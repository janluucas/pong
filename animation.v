==> flow/design.v <==
module animation (
    input wire BALL_CLOCK,          
    input wire goal_player_1,       
    input wire goal_player_2,       
    input wire win_player_1,        
    input wire win_player_2,        
    output wire[7:0] led            
);
    reg goal_1_animation_triggered = 0;
    reg goal_2_animation_triggered = 0;
    reg win_1_animation_triggered = 0;
    reg win_2_animation_triggered = 0;
    reg[7:0] led_r;
    assign led = led_r;
    reg[1:0] repetitions = 0;
    reg[1:0] delay = 2'b00;
    always @(posedge BALL_CLOCK) begin
        if (goal_1_animation_triggered && (repetitions != 2'b0)) begin
            casez ({delay, led_r})
                10'b10_????????: delay <= delay - 1;
                10'b01_????????: delay <= delay - 1;
                10'b00_00000000: begin led_r <= 8'b10000000; delay <= 2'b10; end
                10'b00_10000000: begin led_r <= 8'b01000000; delay <= 2'b10; end
                10'b00_01000000: begin led_r <= 8'b00100000; delay <= 2'b10; end
                10'b00_00100000: begin led_r <= 8'b00010000; delay <= 2'b10; end
                10'b00_00010000: begin led_r <= 8'b00001000; delay <= 2'b10; end
                10'b00_00001000: begin led_r <= 8'b00000100; delay <= 2'b10; end
                10'b00_00000100: begin led_r <= 8'b00000010; delay <= 2'b10; end
                10'b00_00000010: begin led_r <= 8'b00000001; delay <= 2'b10; end
                10'b00_00000001: begin
                    led_r <= 8'b00000000;
                    repetitions <= repetitions - 1;
                end
                default: led_r <= 0;
            endcase
        end else if (goal_2_animation_triggered && (repetitions != 2'b0)) begin
            casez ({delay, led_r})
                10'b10_????????: delay <= delay - 1;
                10'b01_????????: delay <= delay - 1;
                10'b00_00000000: begin led_r <= 8'b00000001; delay <= 2'b10; end
                10'b00_00000001: begin led_r <= 8'b00000010; delay <= 2'b10; end
                10'b00_00000010: begin led_r <= 8'b00000100; delay <= 2'b10; end
                10'b00_00000100: begin led_r <= 8'b00001000; delay <= 2'b10; end
                10'b00_00001000: begin led_r <= 8'b00010000; delay <= 2'b10; end
                10'b00_00010000: begin led_r <= 8'b00100000; delay <= 2'b10; end
                10'b00_00100000: begin led_r <= 8'b01000000; delay <= 2'b10; end
                10'b00_01000000: begin led_r <= 8'b10000000; delay <= 2'b10; end
                10'b00_10000000: begin
                    led_r <= 8'b00000000;
                    repetitions <= repetitions - 1;
                end 
                default: led_r <= 0;
            endcase
        end else if (win_1_animation_triggered && (repetitions != 2'b0)) begin
            casez ({delay, led_r})
                10'b10_????????: delay <= delay - 1;
                10'b01_????????: delay <= delay - 1;
                10'b00_00000000: begin led_r <= 8'b10000001; delay <= 2'b10; end
                10'b00_10000001: begin led_r <= 8'b01000010; delay <= 2'b10; end
                10'b00_01000010: begin led_r <= 8'b00100100; delay <= 2'b10; end
                10'b00_00100100: begin led_r <= 8'b00011000; delay <= 2'b10; end
                10'b00_00011000: begin led_r <= 8'b00111000; delay <= 2'b10; end
                10'b00_00111000: begin led_r <= 8'b01111000; delay <= 2'b10; end
                10'b00_01111000: begin led_r <= 8'b11111000; delay <= 2'b10; end
                10'b00_11111000: begin
                    led_r <= 8'b11111000;
                    delay <= 2'b11;
                end
                10'b11_11111000: begin
                    led_r <= 8'b00000000;
                    delay <= delay - 1;
                    repetitions <= repetitions - 1;
                end
                default: led_r <= 0;
            endcase
        end else if (win_2_animation_triggered && (repetitions != 2'b0)) begin
            casez ({delay, led_r})
                10'b10_????????: delay <= delay - 1;
                10'b01_????????: delay <= delay - 1;
                10'b00_00000000: begin led_r <= 8'b10000001; delay <= 2'b10; end
                10'b00_10000001: begin led_r <= 8'b01000010; delay <= 2'b10; end
                10'b00_01000010: begin led_r <= 8'b00100100; delay <= 2'b10; end
                10'b00_00100100: begin led_r <= 8'b00011000; delay <= 2'b10; end
                10'b00_00011000: begin led_r <= 8'b00011100; delay <= 2'b10; end
                10'b00_00011100: begin led_r <= 8'b00011110; delay <= 2'b10; end
                10'b00_00011110: begin led_r <= 8'b00011111; delay <= 2'b10; end
                10'b00_00011111: begin
                    led_r <= 8'b00011111;
                    delay <= 2'b11;
                end
                10'b11_00011111: begin
                    led_r <= 8'b00000000;
                    delay <= delay - 1;
                    repetitions <= repetitions - 1;
                end
                default: led_r <= 0;
            endcase
        end else begin
            led_r <= 8'b0;
            if (win_player_1) begin
                win_1_animation_triggered <= 1;
                win_2_animation_triggered <= 0;
                goal_1_animation_triggered <= 0;
                goal_2_animation_triggered <= 0;
            end if (win_player_2) begin
                win_1_animation_triggered <= 0;
                win_2_animation_triggered <= 1;
                goal_1_animation_triggered <= 0;
                goal_2_animation_triggered <= 0;
            end if (goal_player_1) begin
                win_1_animation_triggered <= 0;
                win_2_animation_triggered <= 0;
                goal_1_animation_triggered <= 1;
                goal_2_animation_triggered <= 0;
            end if (goal_player_2) begin
                win_1_animation_triggered <= 0;
                win_2_animation_triggered <= 0;
                goal_1_animation_triggered <= 0;
                goal_2_animation_triggered <= 1;
            end
            if (win_player_1 || win_player_2 || goal_player_1 || goal_player_2) begin
                repetitions <= 2'b01;
            end else begin
                repetitions <= 2'b00;
            end
        end
    end
endmodule
=== Step by step through the tools: animation ===
The steps from the RTL of animation to its reports follow in flow order.
Lines are those of the file above, counted from 1.
Operators carry their Yosys type and port widths (W data, S select, Z words).
Library cell names are shortened.
Not given: --

* Design top: animation
* Clock port: BALL_CLOCK
* Standard-cell library: sky130hd
* Library corner: tt_025C_1v80

=== Word-level counts ===
Counts by Yosys on the flattened word-level netlist (proc, flatten, opt, wreduce; memories kept). Register bits leave out memories and registers merged into their read ports (data or address). Print and check cells are left out. Cells with the same type and inputs are merged into one.

* Register bits after elaboration: 16
* Bits of input ports: 5
* Output and inout port bits: 8
* Word-level cells: 104

* $add $sub $neg: 2
* Equality and inequality tests: 33
* Mux-type cells: 31
* Bitwise gates (word level): 4
* Reduce/logical cells: 27

{| class="wikitable"
|+ Operators with widths
! operator !! number
|-
| $pmux W8 S9 || 2
|-
| $pmux W8 S8 || 2
|-
| $eq A10 B5 Y1 const B || 5
|-
| $mux W8 || 4
|-
| $eq A10 B6 Y1 const B || 3
|-
| $eq A10 B7 Y1 const B || 3
|-
| $eq A10 B8 Y1 const B || 3
|-
| $mux W2 || 12
|-
| $eq A10 B10 Y1 const B || 2
|-
| $reduce_or A8 Y1 || 2
|-
| $reduce_or A7 Y1 || 2
|-
| $pmux W2 S3 || 2
|-
| $eq A10 B1 Y1 const B || 1
|-
| $eq A10 B2 Y1 const B || 1
|-
| $eq A10 B3 Y1 const B || 1
|-
| $eq A10 B4 Y1 const B || 1
|-
| $logic_not A10 Y1 || 1
|-
| $reduce_and A5 Y1 || 2
|-
| $reduce_or A3 Y1 || 3
|-
| $ne A2 B2 Y1 const B || 4
|-
| $reduce_or A2 Y1 || 4
|-
| $reduce_and A4 Y1 || 2
|-
| $reduce_bool A4 Y1 || 2
|-
| $pmux W2 S2 || 2
|-
| $mux W1 || 7
|-
| $ne A6 B5 Y1 const B || 1
|-
| $reduce_bool A6 Y1 || 1
|-
| $ne A5 B4 Y1 const B || 1
|}

Other operator kinds: 12; their cells: 21.

=== Depth ===
Yosys ltp: most cells in a row. Word level: on the elaborated netlist, between registers, memories and ports. Mapped: between sequential cells and ports; inverters and the memories' decode and read muxes count.

* Word-level depth: 8
* ABC_AREA: 0
* Gate-level depth with buffers: 9
* Depth with buffers taken out: 7

=== Mapped cells and area ===
Source: synth_stat.txt of the flow (Yosys; design flattened, memories mapped). It holds for the ABC_AREA given above (unset counts as 0); a run with the other value may have another netlist.
Totals and module areas in this step are rounded.

{| class="wikitable"
|+ Cells by type
! cell !! number !! total area (µm²)
|-
| edfxtp_1 || 16 || 480.461
|-
| nor2_1 || 20 || 75.072
|-
| ha_1 || 5 || 62.56
|-
| nand3_1 || 11 || 55.053
|-
| buf_6 || 4 || 45.043
|-
| nand2_1 || 10 || 37.536
|-
| nand4_1 || 6 || 37.536
|-
| buf_2 || 7 || 35.034
|-
| nor3_1 || 7 || 35.034
|-
| a211oi_1 || 4 || 30.029
|-
| a21oi_1 || 6 || 30.029
|-
| a22oi_1 || 4 || 30.029
|-
| and2b_1 || 4 || 30.029
|-
| nor4b_2 || 2 || 30.029
|-
| o32ai_1 || 3 || 26.275
|-
| and3_1 || 4 || 25.024
|-
| nor2b_1 || 4 || 25.024
|-
| nor4_1 || 4 || 25.024
|}

Not listed: further types 43, cells in them 65.

* Standard cells after synthesis: 186
* Cell area after synthesis: 1640 µm²
* Sequential area: 480 µm²
* Mapped flip-flops: 16
* Buffer cells: 16

=== Timing after synthesis ===
OpenSTA on the mapped netlist: ideal clock, no wires. The path of least setup slack (recovery checks aside). Input and output delay are each 20% of the period. Register names are those of the netlist, which keeps one name where synthesis merged equal registers.

* Path type: register -> register
* From: register delay[0]
* To: register delay[0]
* Clock period: 2170 ps
* Library setup time: 329 ps
* Time at the first pin: 0 ps
* Arrival: 1791 ps
* Data required time: 1841 ps
* Setup slack: 51 ps
* Path delay: 2120 ps
* Stages on the path: 9
* Buffers on the path: 1
* Period reached after synthesis: 2119 ps

"path delay" = arrival - input delay + setup time.
"stages on the path": output pins that drive a net of the path, with the launching flip-flop's if there is one; two outputs of one cell count as two.
"period reached after synthesis" is the clock period less the worst setup slack; recovery checks do not enter. This is arithmetic on one report: input and output delays are still those of the set period (20% each).
Between the ends stands the longest chain of elaborated cells between them, by number of cells; it is not shown to be the way that was timed. Of several equally long chains one is given.
A line is the first line of the expression or statement that the cell stems from. Yosys adds cells for indexed reads and writes and turns some case tables into memories.
At most two assigning lines are given for a register; there are more.
Only ways into the end's enable, where the timed path ends, are counted here.

* Cells stage by stage: edfxtp_1 -> inv_1 -> ha_1 -> nor3b_4 -> buf_4 -> nand3_2 -> a22oi_2 -> nor4_1 -> nor3_1
* Cells in the longest elaborated chain: 4
* Elaborated cells on any way between the ends: 35
* Those cells by class: eq/ne (25); reduce/logical (10)

{| class="wikitable"
|+ Ends and longest elaborated chain, after synthesis
! what !! RTL line !! RTL
|-
| from (decl) || 16 || <nowiki>reg[1:0] delay = 2'b00;</nowiki>
|-
| from (assign) || 20 || <nowiki>10'b10_????????: delay <= delay - 1;</nowiki>
|-
| from (assign) || 21 || <nowiki>10'b01_????????: delay <= delay - 1;</nowiki>
|-
| $eq A10 B5 Y1 || 55 || <nowiki>casez ({delay, led_r})</nowiki>
|-
| $reduce_or A7 Y1 || -- ||
|-
| $ne A6 B5 Y1 || -- ||
|-
| $reduce_and A5 Y1 || -- ||
|-
| to (assign) || 56 || <nowiki>10'b10_????????: delay <= delay - 1;</nowiki>
|-
| to (assign) || 57 || <nowiki>10'b01_????????: delay <= delay - 1;</nowiki>
|-
| to (decl) || 16 ||
|}

=== Path in the finished layout ===
Path of least setup slack in the final report of entry A (OpenROAD, finished layout, wires in). Where an end is a register, its clock arrival counts in the times.
The report prints the path's times to 10 ps; the period is as set.

* Path type: register -> register
* From: register delay[0]
* To: register delay[0]
* Clock period: 2590 ps
* Library setup time: 330 ps
* Time at the first pin: 240 ps
* Arrival: 2210 ps
* Data required time: 2500 ps
* Setup slack: 300 ps
* Stages on the path: 8
* Buffers on the path: 0

Between the ends stands the longest chain of elaborated cells between them, by number of cells; it is not shown to be the way that was timed. Of several equally long chains one is given.
At most two assigning lines are given for a register; there are more.
Only ways into the end's enable, where the timed path ends, are counted here.

* Cells stage by stage: edfxtp_1 -> inv_1 -> ha_1 -> nor3b_4 -> nand4_1 -> o21bai_1 -> a211oi_1 -> nor3_1
* Cells in the longest elaborated chain: 4
* Elaborated cells on any way between the ends: 35
* Those cells by class: eq/ne (25); reduce/logical (10)

{| class="wikitable"
|+ Ends and longest elaborated chain, after layout
! what !! RTL line !! RTL
|-
| from (decl) || 16 || <nowiki>reg[1:0] delay = 2'b00;</nowiki>
|-
| from (assign) || 20 || <nowiki>10'b10_????????: delay <= delay - 1;</nowiki>
|-
| from (assign) || 21 || <nowiki>10'b01_????????: delay <= delay - 1;</nowiki>
|-
| $eq A10 B5 Y1 || 55 || <nowiki>casez ({delay, led_r})</nowiki>
|-
| $reduce_or A7 Y1 || -- ||
|-
| $ne A6 B5 Y1 || -- ||
|-
| $reduce_and A5 Y1 || -- ||
|-
| to (assign) || 56 || <nowiki>10'b10_????????: delay <= delay - 1;</nowiki>
|-
| to (assign) || 57 || <nowiki>10'b01_????????: delay <= delay - 1;</nowiki>
|-
| to (decl) || 16 ||
|}

FLOW RESULTS
============

Design animation on sky130hd. What follows are 2 stored runs of the flow, each under its own settings; their order means nothing. The constraints put input and output delay at 20% of the set period each and load the outputs with 0.01 pF.
"achieved clock period": clock period set for the run, less the worst setup slack. It is reckoned from that one timing run; input and output delays stay at 20% of the period that was set.
"worst setup path time" means the part of the period allowed to the worst setup path (the constraints hold back 20% at inputs and 20% at outputs) less its slack; where the path has registers, the arrival times of their clocks count too.
By "power" is meant OpenSTA's value without simulated activity: inputs other than the clock are taken to toggle once in ten clock periods, and the tool carries that through the logic.
"worst setup path time" is given in steps of 10 ps.
Values from the reports are rounded here.

Entry A
==> flow/run.sh <==
#!/bin/bash
# the make line also repeats the synthesis and layout settings of config.mk as NAME=value (left out here)
make -C /OpenROAD-flow-scripts/flow DESIGN_CONFIG=/design/flow/config.mk WORK_HOME=/design/flow/orfs CLKGATE_MAP_FILE= finish
==> flow/config.mk <==
export PLATFORM = sky130hd
export DESIGN_NAME = animation
export DESIGN_NICKNAME = animation
export VERILOG_FILES = /design/flow/design.v
export SDC_FILE = /design/flow/constraint.sdc
export NUM_CORES = 4
export LEC_CHECK = 0
export CAP_MARGIN = 20
export CORE_MARGIN = 2
export CORE_UTILIZATION = 17
export SLEW_MARGIN = 20
==> flow/constraint.sdc <==
create_clock -name core_clock -period 2.59 [get_ports {BALL_CLOCK}]
set_input_delay 0.5180 -clock core_clock [delete_from_list [all_inputs] [get_ports {BALL_CLOCK}]]
set_output_delay 0.5180 -clock core_clock [all_outputs]
set_load 0.01 [all_outputs]

==> results of entry A <==
chip area after synthesis (Yosys): 1640 µm²
die area: 10500 µm²
standard-cell area of the final layout: 1950 µm²
utilization: 20.9 %
worst setup slack after layout: 297 ps
total negative slack: 0 ps
power: 2340 uW
achieved clock period: 2293 ps
worst setup path time: 2290 ps
worst setup path kind: register -> register

Entry B
==> flow/run.sh <==
#!/bin/bash
# the make line also repeats the synthesis and layout settings of config.mk as NAME=value (left out here)
make -C /OpenROAD-flow-scripts/flow DESIGN_CONFIG=/design/flow/config.mk WORK_HOME=/design/flow/orfs CLKGATE_MAP_FILE= finish
==> flow/config.mk <==
export PLATFORM = sky130hd
export DESIGN_NAME = animation
export DESIGN_NICKNAME = animation
export VERILOG_FILES = /design/flow/design.v
export SDC_FILE = /design/flow/constraint.sdc
export NUM_CORES = 4
export LEC_CHECK = 0
export CAP_MARGIN = 20
export CORE_MARGIN = 3
export CORE_UTILIZATION = 62
export CTS_CLUSTER_DIAMETER = 391
export HOLD_SLACK_MARGIN = 0.24
export MAX_ROUTING_LAYER = met5
export PLACE_DENSITY_LB_ADDON = 0.3
export SETUP_SLACK_MARGIN = -0.06
export SLEW_MARGIN = 40
export TNS_END_PERCENT = 40
==> flow/constraint.sdc <==
create_clock -name core_clock -period 2.65 [get_ports {BALL_CLOCK}]
set_input_delay 0.5300 -clock core_clock [delete_from_list [all_inputs] [get_ports {BALL_CLOCK}]]
set_output_delay 0.5300 -clock core_clock [all_outputs]
set_load 0.01 [all_outputs]

==> results of entry B <==
chip area after synthesis (Yosys): 1640 µm²
die area: 3300 µm²
standard-cell area of the final layout: 1770 µm²
utilization: 70.8 %
worst setup slack after layout: 275 ps
total negative slack: 0 ps
power: 2150 uW
achieved clock period: 2375 ps
worst setup path time: 2380 ps
worst setup path kind: register -> register

==> flow/design.v <==
module win_screen (
    input wire clk,                 
    input wire[11:0] x,             
    input wire[11:0] y,             
    input wire[2:0] winner,         
    output wire out                 
);
    reg out_r;
    assign out = out_r;
    always @(posedge clk) begin
        case (winner)
            3'b011: begin
                out_r <= (  
                    (60 <= x) &&
                    (x < (60 + 4)) &&
                    (194 <= y) &&
                    (y < (194 + 24))
                ) || (
                    ((60 + 4) <= x) &&
                    (x < (60 + 12)) &&
                    ((194 + 24) <= y) &&
                    (y < (194 + 28))
                ) || (
                    ((60 + 12) <= x) &&
                    (x < (60 + 16)) &&
                    ((194 + 4) <= y) &&
                    (y < (194 + 24))
                ) || (
                    ((60 + 16) <= x) &&
                    (x < (60 + 24)) &&
                    ((194 + 24) <= y) &&
                    (y < (194 + 28))
                ) || (
                    ((60 + 24) <= x) &&
                    (x < (60 + 28)) &&
                    (194 <= y) &&
                    (y < (194 + 24))
                ) || (  
                    ((60 + 32) <= x) &&
                    (x < (60 + 36)) &&
                    (194 <= y) &&
                    (y < (194 + 28))
                ) || (  
                    ((60 + 40) <= x) &&
                    (x < (60 + 44)) &&
                    (194 <= y) &&
                    (y < (194 + 28))
                ) || (
                    ((60 + 44) <= x) &&
                    (x < (60 + 48)) &&
                    ((194 + 4) <= y) &&
                    (y < (194 + 12))
                ) || (
                    ((60 + 48) <= x) &&
                    (x < (60 + 52)) &&
                    ((194 + 12) <= y) &&
                    (y < (194 + 16))
                ) || (
                    ((60 + 52) <= x) &&
                    (x < (60 + 56)) &&
                    ((194 + 16) <= y) &&
                    (y < (194 + 24))
                ) || (
                    ((60 + 56) <= x) &&
                    (x < (60 + 60)) &&
                    (194 <= y) &&
                    (y < (194 + 28))
                );
            end
            3'b100: begin
                out_r <= (  
                    (520 <= x) &&
                    (x < (520 + 4)) &&
                    (194 <= y) &&
                    (y < (194 + 24))
                ) || (
                    ((520 + 4) <= x) &&
                    (x < (520 + 12)) &&
                    ((194 + 24) <= y) &&
                    (y < (194 + 28))
                ) || (
                    ((520 + 12) <= x) &&
                    (x < (520 + 16)) &&
                    ((194 + 4) <= y) &&
                    (y < (194 + 24))
                ) || (
                    ((520 + 16) <= x) &&
                    (x < (520 + 24)) &&
                    ((194 + 24) <= y) &&
                    (y < (194 + 28))
                ) || (
                    ((520 + 24) <= x) &&
                    (x < (520 + 28)) &&
                    (194 <= y) &&
                    (y < (194 + 24))
                ) || (  
                    ((520 + 32) <= x) &&
                    (x < (520 + 36)) &&
                    (194 <= y) &&
                    (y < (194 + 28))
                ) || (  
                    ((520 + 40) <= x) &&
                    (x < (520 + 44)) &&
                    (194 <= y) &&
                    (y < (194 + 28))
                ) || (
                    ((520 + 44) <= x) &&
                    (x < (520 + 48)) &&
                    ((194 + 4) <= y) &&
                    (y < (194 + 12))
                ) || (
                    ((520 + 48) <= x) &&
                    (x < (520 + 52)) &&
                    ((194 + 12) <= y) &&
                    (y < (194 + 16))
                ) || (
                    ((520 + 52) <= x) &&
                    (x < (520 + 56)) &&
                    ((194 + 16) <= y) &&
                    (y < (194 + 24))
                ) || (
                    ((520 + 56) <= x) &&
                    (x < (520 + 60)) &&
                    (194 <= y) &&
                    (y < (194 + 28))
                );
            end
            default: out_r <= 0; 
        endcase
    end
endmodule
# Step by step through the tools: win_screen
# What the tools print for win_screen, step after step.
# Lines are those of the file above, counted from 1.
# Operators carry their Yosys type and port widths (W data, S select, Z words).
# A cell with - has no value.
# setup
top,win_screen
clock,clk
cell_library,sky130hd
pvt_corner,tt_025C_1v80

# After elaboration
# Counts by Yosys on the flattened word-level netlist (proc, flatten, opt, wreduce; memories kept). Register bits leave out memories and registers merged into their read ports (data or address); mux counts leave out enables and synchronous resets folded into registers. Print and check cells are left out. Cells with the same type and inputs are merged into one.
# classes
add_sub_neg,0
mul,0
n_div,0
compare,53
eq_ne,2
shifts,0
mux,1
bitwise,0
reduce_logical,86
# op_table
cell,count
$le A10 B12 Y1 const A,11
$lt A12 B10 Y1 const B,11
$lt A12 B7 Y1 const B,11
$le A7 B12 Y1 const A,10
$logic_and A1 B1 Y1,66
$le A8 B12 Y1 const A,5
$lt A12 B8 Y1 const B,4
$logic_or A1 B1 Y1,20
$le A6 B12 Y1 const A,1
$eq A3 B2 Y1 const B,1
$eq A3 B3 Y1 const B,1
$pmux W1 S2,1
# word_totals
reg_bits,1
latchBits,0
ram_bits,0
rom_bits,0
clocked_rd_ports_x_width,0
mem_count,0
in_bits,28
output_inout_bits,1
word_cells,143

# Longest topological paths
# Longest topological path by Yosys (ltp), each cell counted once; first at word level (registers and memories cut), then after technology mapping (sequential cells cut; the memories' decode and read muxes count).
# logic_depth
depth_word,15
abc_area,0
ltp_mapped,7
depth_no_buf,6

# After synthesis
# Source: synth_stat.txt of the flow (Yosys; design flattened, memories mapped). It holds for the ABC_AREA given above (unset counts as 0); a run with the other value may have another netlist.
# types
cell_type,count,type_area_um2
sky130_fd_sc_hd__nor2_1,10,37.536
sky130_fd_sc_hd__nand3_1,6,30.029
sky130_fd_sc_hd__nor3_1,5,25.024
sky130_fd_sc_hd__o31ai_1,3,22.522
sky130_fd_sc_hd__nor4_4,1,21.27
sky130_fd_sc_hd__dfxtp_1,1,20.019
sky130_fd_sc_hd__nand2_1,5,18.768
sky130_fd_sc_hd__nor4_1,3,18.768
sky130_fd_sc_hd__a32oi_1,2,17.517
sky130_fd_sc_hd__a21oi_1,3,15.014
sky130_fd_sc_hd__a22oi_1,2,15.014
sky130_fd_sc_hd__buf_2,3,15.014
sky130_fd_sc_hd__nand3b_1,2,15.014
sky130_fd_sc_hd__a31oi_2,1,12.512
sky130_fd_sc_hd__and3_1,2,12.512
sky130_fd_sc_hd__nor4_2,1,12.512
sky130_fd_sc_hd__o31ai_2,1,12.512
sky130_fd_sc_hd__or3_1,2,12.512
# Not listed: further types 25, cells in them 28.
# mapped
stdcells,81
yosys_area_um2,536.8
seq_area_um2,20.0
flip_flops,1
buffers,4

# Worst setup path after synthesis
# OpenSTA on the mapped netlist: ideal clock, no wires. The path of least setup slack (recovery checks aside). Input and output delay are each 20% of the period. Register names are those of the netlist, which keeps one name where synthesis merged equal registers.
# synth_timing
path_type,input to register
start,in y[11]
end,reg out_r
clock_period_ns,1.84
input_delay_ns,0.368
setup_time_ns,0.082
t_first_pin_ns,0.368
t_arrival_ns,1.494
required_time_ns,1.758
setup_slack_ns,0.264
delay_ns,1.208
driving_pins,5
n_path_buf,0
synth_period_reached_ns,1.576
# "delay_ns" = arrival - input delay + setup time.
# "driving_pins" counts driving pins, that of a launching flip-flop among them; a cell with two outputs on the path counts twice.
# "synth_period_reached_ns" = period - worst setup slack (recovery checks aside). The figure is calculated, with input and output delays left at 20% of the set period.
# Between the ends stands the longest chain of elaborated cells between them, by number of cells; it is not shown to be the way that was timed. Of several equally long chains one is given.
# A line is the first line of the expression or statement that the cell stems from. Yosys adds cells for indexed reads and writes and turns some case tables into memories.
# A register here has more assigning lines than the two given.
# synth_via
path_cell_list,sky130_fd_sc_hd__nor4_4 > sky130_fd_sc_hd__nand3b_1 > sky130_fd_sc_hd__o21bai_1 > sky130_fd_sc_hd__o32a_1 > sky130_fd_sc_hd__o2111ai_1
elab_chain_cells,14
cone_cells,74
classes_between,9 x compare; 1 x mux; 64 x reduce/logical
# synth_rtl
element,line,text
from (decl),4,"input wire[11:0] y,"
$le A8 B12 Y1,74,(194 <= y) &&
$logic_and A1 B1 Y1 (2 in a row),72,(520 <= x) &&
$logic_or A1 B1 Y1 (10 in a row),71,out_r <= (
$pmux W1 S2,11,case (winner)
to (assign),13,out_r <= (
to (assign),71,
to (decl),8,reg out_r;

# Timing after layout
# From the final timing report of record 1: the path of least setup slack in the routed layout; clock arrival at registers is part of the times.
# layout_timing
path_type,input to register
start,in y[1]
end,reg out_r
clock_period_ns,1.53
input_delay_ns,0.31
setup_time_ns,0.14
t_first_pin_ns,0.31
t_arrival_ns,1.60
required_time_ns,1.39
setup_slack_ns,-0.22
driving_pins,8
n_path_buf,2
# Between the ends stands the longest chain of elaborated cells between them, by number of cells; it is not shown to be the way that was timed. Of several equally long chains one is given.
# A register here has more assigning lines than the two given.
# layout_via
path_cell_list,sky130_fd_sc_hd__buf_2 > sky130_fd_sc_hd__or2_4 > sky130_fd_sc_hd__buf_4 > sky130_fd_sc_hd__nor2_2 > sky130_fd_sc_hd__o22ai_1 > sky130_fd_sc_hd__a32oi_1 > sky130_fd_sc_hd__o32a_1 > sky130_fd_sc_hd__o2111ai_1
elab_chain_cells,14
cone_cells,74
classes_between,9 x compare; 1 x mux; 64 x reduce/logical
# layout_rtl
element,line,text
from (decl),4,"input wire[11:0] y,"
$le A8 B12 Y1,74,(194 <= y) &&
$logic_and A1 B1 Y1 (2 in a row),72,(520 <= x) &&
$logic_or A1 B1 Y1 (10 in a row),71,out_r <= (
$pmux W1 S2,11,case (winner)
to (assign),13,out_r <= (
to (assign),71,
to (decl),8,reg out_r;

# win_screen through Yosys and OpenROAD on sky130hd: 2 stored runs, unordered, with their settings and measured results. The constraints put input and output delay at 20% of the set period each and load the outputs with 0.01 pF.
# "timing.achieved_period_ns" is the run's clock period less its worst setup slack. It is reckoned from that one timing run; input and output delays stay at 20% of the period that was set.
# "design_power_uw": no workload was simulated; the value follows from the tool's default switching activity.
# Settings: . = not set for that run.
# A result given as . is not shown for that run.
run name,period_ns,CORE_UTILIZATION,CAP_MARGIN,CORE_MARGIN,SLEW_MARGIN,SETUP_SLACK_MARGIN,PLACE_DENSITY,CELL_PAD_IN_SITES_DETAIL_PLACEMENT,TNS_END_PERCENT,GPL_ROUTABILITY_DRIVEN,CTS_CLUSTER_SIZE,MIN_ROUTING_LAYER,ws_hold_ns,cell_area_final_um2,synth_area_um2,fin_ws_ns,design.die.area_um2,design_power_uw,timing.achieved_period_ns
record 1,1.53,37,20,2,20,.,.,.,.,.,.,.,0.932,1128.6,536.8,-0.216,1771.6,278.5,1.746
record 2,1.34,56,10,2,20,0.05,0.7,2,25,0,18,met1,.,.,.,.,.,.,.
# Record 2: no results, placement failed with GPL-0301
